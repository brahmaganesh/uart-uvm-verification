==> flow/design.v <==
module uart_rx(
    input   logic clk,
    input   logic rst_n,
    input   logic rx,
    input   logic parity_en,
    input   logic [12:0] clk_per_bit,
    output  logic [7:0] rx_data,
    output  logic rx_valid, 
    output  logic parity_error,
    output  logic frame_error
);
    typedef enum {IDLE, START, DATA, PARITY, STOP} state_n;
    state_n state;
    logic [12:0] rx_clk_cnt;
    logic [2:0] rx_bit_idx;
    always_ff @(posedge clk or negedge rst_n) begin
        if(!rst_n) begin
            state           <= IDLE;
            rx_clk_cnt      <= '0;
            rx_bit_idx      <= '0;
            rx_valid        <= 0;
            rx_data         <= '0;
            parity_error    <= 0;
            frame_error     <= 0;
        end
        else begin
            case(state)
                IDLE    :   begin
                                rx_clk_cnt <= '0;
                                rx_bit_idx <= '0;
                                parity_error <= 0;
                                frame_error  <= 0;
                                rx_valid    <= 0;
                                if(rx == 0) begin
                                    state <= START;
                                end
                            end
                START   :   begin
                                if(rx_clk_cnt == (clk_per_bit / 2)) begin
                                    rx_clk_cnt  <= '0;
                                    if(rx == 0)
                                        state <= DATA;
                                    else
                                        state <= IDLE;
                                end
                                else
                                    rx_clk_cnt++;
                            end
                DATA    :   begin
                                if(rx_clk_cnt == (clk_per_bit - 1)) begin
                                    rx_clk_cnt  <= '0;
                                    rx_data[rx_bit_idx] <= rx;
                                    if(rx_bit_idx == 3'd7)begin
                                        state   <= parity_en ? PARITY : STOP;
                                        rx_bit_idx  <= '0;
                                    end
                                    else
                                        state   <= DATA;
                                    rx_bit_idx++;
                                end
                                else
                                    rx_clk_cnt++;
                            end
                PARITY  :   begin
                                if(rx_clk_cnt == (clk_per_bit - 1)) begin
                                    rx_clk_cnt  <= '0;
                                    if(rx != ^rx_data)
                                        parity_error    <= 1;
                                    state   <= STOP;
                                end
                                else
                                    rx_clk_cnt++;
                            end
                STOP    :   begin
                                if(rx_clk_cnt == (clk_per_bit - 1))begin
                                    rx_clk_cnt  <= '0;
                                    if(rx == 1)begin
                                        rx_valid    <= 1;
                                    end
                                    else 
                                        frame_error <= 1;
                                    state   <= IDLE;
                                end
                                else
                                    rx_clk_cnt++;
                            end
            endcase                          
        end
    end
endmodule
module uart_tx (
    input   logic clk,
    input   logic rst_n,
    input   logic parity_en,
    input   logic rx_valid,
    input   logic [7:0] rx_data,
    input   logic [12:0] clk_per_bit,
    output  logic tx,
    output  logic tx_valid
);
    typedef enum {IDLE, START, DATA, PARITY, STOP} state_n;
    state_n state;
    logic [12:0] tx_clk_cnt;
    logic [2:0] tx_bit_idx;
    logic [7:0] tx_data;
    logic   tx_req;
    logic   tx_parity;
    always_ff @(posedge clk or negedge rst_n)begin
        if(!rst_n) begin
            state   <= IDLE;
            tx      <= 1;
            tx_clk_cnt <= '0;
            tx_bit_idx <= '0;
            tx_data <= '0;
            tx_parity <= 0;
            tx_valid <= 0;
            tx_req <= 0;
        end
        else begin
            if(rx_valid) begin
                tx_data <= rx_data;
                tx_req <= 1;
            end
            case(state)
                IDLE    :   begin
                                tx_clk_cnt <= 0;
                                tx_bit_idx <= '0;
                                tx_parity <= 0;
                                tx_valid <= 0;
                                if(tx_req)begin
                                    state <=START;
                                end
                            end
                START   :   begin
                                if(tx_clk_cnt == (clk_per_bit - 1)) begin
                                    tx_clk_cnt <= 0;
                                    tx <= 0;
                                    state <= DATA;
                                end
                                else
                                    tx_clk_cnt++;
                            end
                DATA    :   begin
                                if(tx_clk_cnt == (clk_per_bit - 1)) begin
                                    tx_clk_cnt <= 0;
                                    tx <= tx_data[tx_bit_idx];
                                    if(tx_bit_idx == 3'd7) begin
                                        tx_bit_idx <= 0;
                                        tx_parity <= ^tx_data;
                                        state <= parity_en ? PARITY : STOP;
                                    end
                                    else
                                        tx_bit_idx++;
                                end
                                else
                                    tx_clk_cnt++;
                            end
                PARITY  :   begin
                                if(tx_clk_cnt == (clk_per_bit -1)) begin
                                    tx_clk_cnt <= 0;
                                    tx <= tx_parity;
                                    state <= STOP;
                                end
                                else
                                    tx_clk_cnt++;
                            end
                STOP    :   begin
                                if(tx_clk_cnt == (clk_per_bit - 1)) begin
                                    tx_clk_cnt <= '0;
                                    tx <= 1;
                                    state <= IDLE;
                                    tx_valid    <= 1;
                                    tx_req <= 0;
                                end
                                else
                                    tx_clk_cnt++;
                            end
            endcase
        end
    end
endmodule
module uart_top (
    input   logic clk,
    input   logic rst_n,
    input   logic parity_en,
    input   logic tx,
    input 	logic [12:0] clk_per_bit,
    output  logic rx,
    output  logic rx_valid,
    output  logic tx_valid,
    output  logic parity_error,
    output  logic frame_error
);
    logic [7:0] rx_data;
    uart_rx DUT1(
        .clk(clk),
        .rst_n(rst_n),
        .clk_per_bit(clk_per_bit),
        .parity_en(parity_en),
        .rx(tx),
        .rx_data(rx_data),
        .rx_valid(rx_valid),
        .parity_error(parity_error),
        .frame_error(frame_error)
    );
    uart_tx DUT2(
        .clk(clk),
        .rst_n(rst_n),
        .clk_per_bit(clk_per_bit),
        .parity_en(parity_en),
        .rx_data(rx_data),
        .rx_valid(rx_valid),
        .tx(rx),
        .tx_valid(tx_valid)
    );
endmodule
# Step by step through the tools: uart_top
# The steps from the RTL of uart_top to its reports follow in flow order.
# Lines are those of the file above, counted from 1.
# Library cell names are shortened.
# A cell with - has no value.
# setup
top_module	uart_top
clk_port	clk
lib	sky130hd
pvt_corner	tt_025C_1v80

# Word-level counts
# Yosys after proc, flatten, opt, wreduce and memory -nomap, before mapping. Memory bits, and registers merged into a memory's read port (data or address), are not among the register bits. Print and check cells are not counted.
# classes
muxes	47
reduce_logical	25
n_div	0
addsub	6
n_cmp	0
n_shift	3
n_eq	28
n_mul	0
n_logic	3
# ops
operator	n
32-bit 2-to-1 mux	12
32-bit case mux with 5-bit select	2
32-bit by 2-bit == test with 1-bit output with constant B	4
13-bit by 32-bit == test with 1-bit output	2
32-bit by 1-bit == test with 1-bit output with constant B	2
32-bit by 3-bit == test with 1-bit output with constant B	2
32-bit zero test	2
13-bit case mux with 3-bit select	1
13-bit 2-to-1 mux	3
13-bit by 1-bit adder with 13-bit output with constant B	2
13-bit case mux with 2-bit select	1
2-bit by 1-bit inequality test with 1-bit output with constant B	11
8-bit parity	2
1-bit 2-to-1 mux	15
13-bit by 1-bit subtractor with 14-bit output with constant B	1
13-bit by 12-bit == test with 1-bit output	1
3-bit AND reduction	4
3-bit case mux with 2-bit select	2
3-bit 2-to-1 mux	4
2-bit nonzero test	5
5-bit nonzero test	2
1-bit case mux with 2-bit select	5
1-bit by 4-bit variable shift with 8-bit output	1
1-bit by 4-bit variable shift with 8-bit output with constant A	1
2-bit AND reduction	4
8-bit by 3-bit variable part select with 1-bit output	1
8-bit AND	1
8-bit bitwise OR	1
# Other operator kinds: 14; their cells: 18.
# bits
rom_bits	0
inputBits	17
n_memories	0
latch_bits	0
ramBits	0
clocked_rd_ports_x_width	0
ff_bits	119
output_inout_bits	5

# Longest topological paths
# Longest topological path by Yosys (ltp), each cell counted once; first at word level (registers and memories cut), then after technology mapping (sequential cells cut; the memories' decode and read muxes count).
# logic_depth
depth_word	5
ABC_AREA	0
ltp_mapped	13
mapped_depth_nobuf	9

# Synthesis result
# The flow's flattened synthesis, as Yosys stat reports it; memories are mapped. The netlist is that of the ABC_AREA named above (0 if unset); the other value can give another one.
# Totals and module areas in this step are rounded.
# synth_totals
ff_cells	65
cells	577
area_um2	4900
buf_cells	45
sequential_area_um2	1600
# by_type
cell_type	n	type_area_um2
dfrtp_1	62	1.55E+03
xnor2_1	39	341.578
nand2_1	58	217.709
o21ai_0	37	185.178
nor3_1	28	140.134
ha_1	11	137.632
nand3_1	27	135.13
xor2_1	15	131.376
clkbuf_1	30	112.608
mux2_2	10	112.608
o31ai_1	14	105.101
and3_1	16	100.096
nor2_1	26	97.594
inv_1	25	93.84
dfstp_2	3	78.826
a21oi_1	15	75.072
a31oi_1	12	75.072
nand4_1	11	68.816
# Not listed: further types 50, cells in them 138.
# By module: a second synthesis without flattening, with its own total; a netlist apart from the flattened one above.
# hier_totals
hier_cells	523
hier_area_um2	4800
# Rows give one instance, submodules left out.
# by_module
module	instances	n_cells	mod_area_um2
uart_rx	1	308	2700
uart_tx	1	215	2100
uart_top	1	0	0.0

# Timing after synthesis
# Path of least setup slack by OpenSTA after synthesis, without wires, with an ideal clock, recovery checks aside; 20% of the period is set as input and as output delay. Where synthesis merged equal registers, the netlist keeps one of their names.
# synth_timing
kind	input-to-reg
startpoint	input clk_per_bit[0]
endpoint	register DUT2.tx_bit_idx[2]
arrival_ns	3.149
period_ns	3.1
setup_slack_ns	-0.176
stages	11
delay_ns	2.655
setup_ns	0.126
input_delay_ns	0.620
period_less_setup_slack_ns	3.276
# "delay_ns" = arrival - input delay + setup time.
# "stages": output pins that drive a net of the path, with the launching flip-flop's if there is one; two outputs of one cell count as two.
# "period_less_setup_slack_ns" = period - worst setup slack (recovery checks aside). The figure is calculated, with input and output delays left at 20% of the set period.
# Between the ends stands the longest chain of elaborated cells between them, by number of cells; it is not shown to be the way that was timed. Of several equally long chains one is given.
# Each line given opens the expression or statement behind the cell; cells for indexed reads and writes are added by Yosys, which also makes memories of some case tables.
# At most two assigning lines are given for a register; there are more.
# synth_via
path_cell_list	buf_6 inv_1 ha_1 or3b_4 or4_1 a21oi_1 a21oi_1 or4_1 buf_2 buf_6 a311o_1
elab_chain_cells	4
# synth_rtl
item	line	rtl
start: declaration	187	input logic [12:0] clk_per_bit,
13-bit by 1-bit subtractor with 14-bit output	144	if(tx_clk_cnt == (clk_per_bit - 1)) begin
13-bit by 32-bit == test with 1-bit output	144
3-bit 2-to-1 mux	144
3-bit case mux with 2-bit select	124	case(state)
end: assignment	113	tx_bit_idx <= '0;
end: assignment	127	tx_bit_idx <= '0;
end: declaration	104	logic [2:0] tx_bit_idx;

# Timing after layout
# Path of least setup slack in the final report of job 1 (OpenROAD, finished layout, wires in). Where an end is a register, its clock arrival counts in the times.
# layout_timing
kind	input-to-reg
startpoint	input clk_per_bit[0]
endpoint	register DUT1.rx_data[2]
period_ns	4.7
stages	11
setup_slack_ns	0.40
setup_ns	0.13
input_delay_ns	0.94
arrival_ns	4.53
# Between the ends stands the longest chain of elaborated cells between them, by number of cells; it is not shown to be the way that was timed. Of several equally long chains one is given.
# layout_via
path_cell_list	clkdlybuf4s50_1 inv_1 ha_1 nor3b_2 nand3_1 a222oi_1 o2111ai_1 or4_4 buf_4 o31ai_1 o31ai_1
elab_chain_cells	3
# layout_rtl
item	line	rtl
start: declaration	187	input logic [12:0] clk_per_bit,
13-bit by 1-bit subtractor with 14-bit output	50	if(rx_clk_cnt == (clk_per_bit - 1)) begin
13-bit by 32-bit == test with 1-bit output	50
2-bit AND reduction	-
end: assignment	22	rx_data         <= '0;
end: assignment	52	rx_data[rx_bit_idx] <= rx;
end: declaration	7	output  logic [7:0] rx_data,

# Record of 2 stored runs of the RTL-to-layout flow on uart_top, platform sky130hd. The runs are unordered. Constraints: input delay and output delay 20% of the set period each, output load 0.01 pF.
# By "timing.achieved_period_ns" is meant the clock period of the run minus its worst setup slack. This is arithmetic on one report: input and output delays are still those of the set period (20% each).
# The results are shown rounded.
# Settings: . = not set for that run.
setting or result,job 1,job 2
period_ns,4.7,3.65
CORE_UTILIZATION,67,40
SETUP_SLACK_MARGIN,-0.23,.
PLACE_DENSITY_LB_ADDON,0.23,.
TNS_END_PERCENT,20,.
GPL_TIMING_DRIVEN,1,.
CTS_CLUSTER_SIZE,19,.
CAP_MARGIN,20,20
CORE_MARGIN,2,2
SLEW_MARGIN,20,20
tns_ns,0.000,0.000
holdWs_ns,0.46,0.47
timing.achieved_period_ns,4.297,3.485
finalUtil_frac,0.74,0.48
die_um2,8000,13000
final_setup_ws_ns,0.40,0.17
final_cell_area_um2,5300,5800
yosys_chip_area_um2,4900,4900
